==> flow/design.v <==
module debouncer(clk,one, zero, start, reset,LED0,LED1,LED2,LED3,LED4,LED5,LED6,LED7);
input clk, one, zero,start,reset;
reg [9:0] one_buf;
reg [9:0] zero_buf;
reg [9:0] start_buf;
reg [9:0] reset_buf;
reg [7:0] my_input;
reg [4:0] input_col;
reg [4:0] input_row;
reg [31:0] counter;
reg [31:0] state;
assign LED0 = my_input[0];
assign LED1 = my_input[1];
assign LED2 = my_input[2];
assign LED3 = my_input[3];
assign LED4 = my_input[4];
assign LED5 = my_input[5];
assign LED6 = my_input[6];
assign LED7 = my_input[7];
output LED0,LED1,LED2,LED3,LED4,LED5,LED6,LED7;
always @(negedge clk)
begin
		one_buf = (one_buf << 1) | one;
		zero_buf = (zero_buf << 1) | zero;
		start_buf = (start_buf << 1)| start;
		reset_buf = (reset_buf << 1) | reset;
	case(state)
		0:
		begin
			my_input = 0;
			state = 1;
			counter=0;
		end
		1000:
		begin
			if(one_buf == 10'b1111111111 && zero_buf == 10'b1111111111 && reset_buf == 10'b1111111111 && start_buf == 10'b1111111111)
			begin
			counter = counter + 1;
			end
			if(counter == 50000)
			begin
				counter = 0;
				state = 0;
			end
		end
		1:
		begin
			if(reset_buf == 10'b0000000000)
				begin
				state = 1000;
				end
			if(one_buf == 10'b0000000000)
			begin
				my_input[0] = 1;
				state = 2;
			end
			else if(zero_buf == 10'b0000000000)
			begin
				my_input[0] = 0;
				state = 2;
			end
		end
		2:
		begin
			if(reset_buf == 10'b0000000000)
				begin
				state = 1000;
				end
			if(one_buf == 10'b1111111111 && zero_buf == 10'b1111111111 && reset_buf == 10'b1111111111 && start_buf == 10'b1111111111)
			begin
			counter = counter + 1;
			end
			if(counter == 50000)
			begin
				counter = 0;
				state = 3;
			end
		end
		3:
		begin
			if(reset_buf == 10'b0000000000)
				begin
				state = 1000;
				end
			if(one_buf == 10'b0000000000)
			begin
				my_input[1] = 1;
				state = 4;
			end
			else if(zero_buf == 10'b0000000000)
			begin
				my_input[1] = 0;
				state = 4;
			end
		end
		4:
		begin
			if(reset_buf == 10'b0000000000)
				begin
				state = 1000;
				end
			if(one_buf == 10'b1111111111 && zero_buf == 10'b1111111111 && reset_buf == 10'b1111111111 && start_buf == 10'b1111111111)
			begin
			counter = counter + 1;
			end
			if(counter == 50000)
			begin
				counter = 0;
				state = 5;
			end
		end
		5:
		begin
			if(reset_buf == 10'b0000000000)
				begin
				state = 1000;
				end
			if(one_buf == 10'b0000000000)
			begin
				my_input[2] = 1;
				state = 6;
			end
			else if(zero_buf == 10'b0000000000)
			begin
				my_input[2] = 0;
				state = 6;
			end
		end
		6:
		begin
			if(reset_buf == 10'b0000000000)
				begin
				state = 1000;
				end
			if(one_buf == 10'b1111111111 && zero_buf == 10'b1111111111 && reset_buf == 10'b1111111111 && start_buf == 10'b1111111111)
			begin
			counter = counter + 1;
			end
			if(counter == 50000)
			begin
				counter = 0;
				state = 7;
			end
		end
		7:
		begin
			if(reset_buf == 10'b0000000000)
				begin
				state = 1000;
				end
			if(one_buf == 10'b0000000000)
			begin
				my_input[3] = 1;
				state = 8;
			end
			else if(zero_buf == 10'b0000000000)
			begin
				my_input[3] = 0;
				state = 8;
			end
		end
		8:
		begin
			if(reset_buf == 10'b0000000000)
				begin
				state = 1000;
				end
			if(one_buf == 10'b1111111111 && zero_buf == 10'b1111111111 && reset_buf == 10'b1111111111 && start_buf == 10'b1111111111)
			begin
			counter = counter + 1;
			end
			if(counter == 50000)
			begin
				counter = 0;
				state = 9;
			end
		end
		9:
		begin
			if(reset_buf == 10'b0000000000)
				begin
				state = 1000;
				end
			if(one_buf == 10'b0000000000)
			begin
				my_input[4] = 1;
				state = 10;
			end
			else if(zero_buf == 10'b0000000000)
			begin
				my_input[4] = 0;
				state = 10;
			end
		end
		10:
		begin
			if(reset_buf == 10'b0000000000)
				begin
				state = 1000;
				end
			if(one_buf == 10'b1111111111 && zero_buf == 10'b1111111111 && reset_buf == 10'b1111111111 && start_buf == 10'b1111111111)
			begin
			counter = counter + 1;
			end
			if(counter == 50000)
			begin
				counter = 0;
				state = 11;
			end
		end
		11:
		begin
			if(reset_buf == 10'b0000000000)
				begin
				state = 1000;
				end
			if(one_buf == 10'b0000000000)
			begin
				my_input[5] = 1;
				state = 12;
			end
			else if(zero_buf == 10'b0000000000)
			begin
				my_input[5] = 0;
				state = 12;
			end
		end
		12:
		begin
			if(reset_buf == 10'b0000000000)
				begin
				state = 1000;
				end
			if(one_buf == 10'b1111111111 && zero_buf == 10'b1111111111 && reset_buf == 10'b1111111111 && start_buf == 10'b1111111111)
			begin
			counter = counter + 1;
			end
			if(counter == 50000)
			begin
				counter = 0;
				state = 13;
			end
		end
		13:
		begin
			if(reset_buf == 10'b0000000000)
				begin
				state = 1000;
				end
			if(one_buf == 10'b0000000000)
			begin
				my_input[6] = 1;
				state = 14;
			end
			else if(zero_buf == 10'b0000000000)
			begin
				my_input[6] = 0;
				state = 14;
			end
		end
		14:
		begin
			if(reset_buf == 10'b0000000000)
				begin
				state = 1000;
				end
			if(one_buf == 10'b1111111111 && zero_buf == 10'b1111111111 && reset_buf == 10'b1111111111 && start_buf == 10'b1111111111)
			begin
			counter = counter + 1;
			end
			if(counter == 50000)
			begin
				counter = 0;
				state = 15;
			end
		end
		15:
		begin
			if(reset_buf == 10'b0000000000)
				begin
				state = 1000;
				end
			if(one_buf == 10'b0000000000)
			begin
				my_input[7] = 1;
				state = 16;
			end
			else if(zero_buf == 10'b0000000000)
			begin
				my_input[7] = 0;
				state = 16;
			end
		end
		16:
		begin
			if(reset_buf == 10'b0000000000)
				begin
				state = 1000;
				end
			if(one_buf == 10'b1111111111 && zero_buf == 10'b1111111111 && reset_buf == 10'b1111111111 && start_buf == 10'b1111111111)
			begin
			counter = counter + 1;
			end
			if(counter == 50000)
			begin
				counter = 0;
				state = 17;
			end
		end
		17:
		begin
			if(reset_buf == 10'b0000000000)
				begin
				state = 1000;
				end
			if(start_buf == 10'b0000000000)
			begin
			state = 18;
			end
		end
		18:
		begin
			if(reset_buf == 10'b0000000000)
				begin
				state = 1000;
				end
			if(one_buf == 10'b1111111111 && zero_buf == 10'b1111111111 && reset_buf == 10'b1111111111 && start_buf == 10'b1111111111)
			begin
			counter = counter + 1;
			end
			if(counter == 50000)
			begin
				counter = 0;
				state = 19;
			end
		end
		19:
		begin
		input_col = my_input[3:0];
		input_row = my_input[7:4];
		my_input = 0;
		state = 0;
		end
	endcase
end
endmodule
* Step by step through the tools: debouncer
Tool output for the design above, in the order of the flow. Lines are those of the file above, counted from 1. Operators: Yosys type, input widths -> output width; for muxes data width and select width s. Not given: --
Inputs: top module debouncer, clock clk, standard-cell library sky130hd, timing corner tt_025C_1v80

* Word level
Counts by Yosys on the flattened word-level netlist (proc, flatten, opt, wreduce; memories kept). Register bits leave out memories and registers merged into their read ports (data or address). Print and check cells are left out. Cells with the same type and inputs are merged into one.
Cells by class: $add $sub $neg 1, equality and inequality tests 43, multiplexer cells 61, bitwise operators 4, reductions and logical operators 28
Operator list (count):
- $mux 32 | 49
- $pmux 32 s21 | 1
- $pmux 32 s11 | 1
- $eq 32x16->1 const B | 10
- $eq 32x4->1 const B | 8
- $eq 32x3->1 const B | 4
- $eq 32x5->1 const B | 4
- $eq 32x2->1 const B | 2
- $or 10x1->10 | 4
- $eq 10x10->1 const B | 4
- $logic_not 10->1 | 4
- $add 32x1->32 const B | 1
- $eq 32x1->1 const B | 1
- $eq 32x10->1 const B | 1
- $logic_not 32->1 | 1
- $ne 3x3->1 const B | 8
- $reduce_bool 21->1 | 1
- $reduce_and 2->1 | 9
- $reduce_bool 2->1 | 8
- $pmux 1 s2 | 8
- $reduce_bool 11->1 | 1
- $logic_and 1x1->1 | 3
- $ne 2x2->1 const B | 1
- $reduce_or 2->1 | 1
- $mux 1 | 2
Word-level totals: flip-flop bits (word level) 108, bits of input ports 5, output and inout port bits 8, cells after elaboration 151

* Longest topological paths
Yosys ltp: most cells in a row. Word level: on the elaborated netlist, between registers, memories and ports. Mapped: between sequential cells and ports; inverters and the memories' decode and read muxes count.
Depth: depth after elaboration 10, ABC_AREA 0, mapped depth 10, mapped depth without buffers 9

* Mapped cells and area
Source: synth_stat.txt of the flow (Yosys; design flattened, memories mapped). It holds for the ABC_AREA given above (unset counts as 0); a run with the other value may have another netlist.
Cells by type:
- sky130_fd_sc_hd__edfxtp_1 | count 40, area in all 1.2E+03 um^2
- sky130_fd_sc_hd__dfxtp_1 | count 57, area in all 1.14E+03 um^2
- sky130_fd_sc_hd__nand4_1 | count 35, area in all 218.96 um^2
- sky130_fd_sc_hd__nor2_1 | count 47, area in all 176.419 um^2
- sky130_fd_sc_hd__xnor2_1 | count 17, area in all 148.893 um^2
- sky130_fd_sc_hd__nand2_1 | count 37, area in all 138.883 um^2
- sky130_fd_sc_hd__xor2_1 | count 15, area in all 131.376 um^2
- sky130_fd_sc_hd__nand3_1 | count 22, area in all 110.106 um^2
- sky130_fd_sc_hd__nor4_1 | count 17, area in all 106.352 um^2
- sky130_fd_sc_hd__nor4_4 | count 5, area in all 106.352 um^2
- sky130_fd_sc_hd__a21oi_1 | count 18, area in all 90.086 um^2
- sky130_fd_sc_hd__a32o_1 | count 9, area in all 90.086 um^2
- sky130_fd_sc_hd__and3_1 | count 12, area in all 75.072 um^2
- sky130_fd_sc_hd__inv_1 | count 17, area in all 63.811 um^2
- sky130_fd_sc_hd__or4_1 | count 6, area in all 45.043 um^2
- sky130_fd_sc_hd__nand4_4 | count 2, area in all 42.541 um^2
- sky130_fd_sc_hd__and2_1 | count 6, area in all 37.536 um^2
- sky130_fd_sc_hd__o31ai_1 | count 5, area in all 37.536 um^2
Not listed: further types 36, cells in them 76.
Synthesis totals: cell count 443, chip area (Yosys) 4534.3 um^2, sequential area 2342.2 um^2, mapped flip-flops 97, buffers 16

Subject: debouncer on sky130hd, stored results

Hello all,

debouncer through Yosys and OpenROAD on sky130hd: 2 stored runs, unordered, with their settings and measured results. The constraints put input and output delay at 20% of the set period each and load the outputs with 0.01 pF.
"total power of the final layout": no workload was simulated; the value follows from the tool's default switching activity.

* Run 1 | settings: period_ns 6.17; CORE_UTILIZATION 50; SETUP_SLACK_MARGIN -0.07; PLACE_DENSITY 0.84; CELL_PAD_IN_SITES_DETAIL_PLACEMENT 1; TNS_END_PERCENT 70; CTS_CLUSTER_SIZE 66; CTS_CLUSTER_DIAMETER 104; MAX_ROUTING_LAYER met4; CAP_MARGIN 20; CORE_MARGIN 2; SLEW_MARGIN 20 | results: Yosys chip area after synthesis 4534.3 um^2; total die area 9846.6 um^2; std-cell area (final layout) 6142.1 um^2; utilization of the finished layout 0.701; setup slack of the critical path -0.828 ns; setup total negative slack -19.106 ns; worst hold slack 0.192 ns; total power of the final layout 0.001776 W
* Run 2 | settings: period_ns 16.1; CORE_UTILIZATION 19; PLACE_DENSITY_LB_ADDON 0.13; TNS_END_PERCENT 95; ABC_AREA 0; GPL_TIMING_DRIVEN 1; GPL_ROUTABILITY_DRIVEN 0; MIN_ROUTING_LAYER met1; CAP_MARGIN 20; CORE_MARGIN 2; SLEW_MARGIN 20 | results: Yosys chip area after synthesis 4534.3 um^2; total die area 25115.9 um^2; std-cell area (final layout) 5629.1 um^2; utilization of the finished layout 0.24; setup slack of the critical path 1.595 ns; setup total negative slack 0.000 ns; worst hold slack 0.354 ns; total power of the final layout 0.0005739 W

Thanks
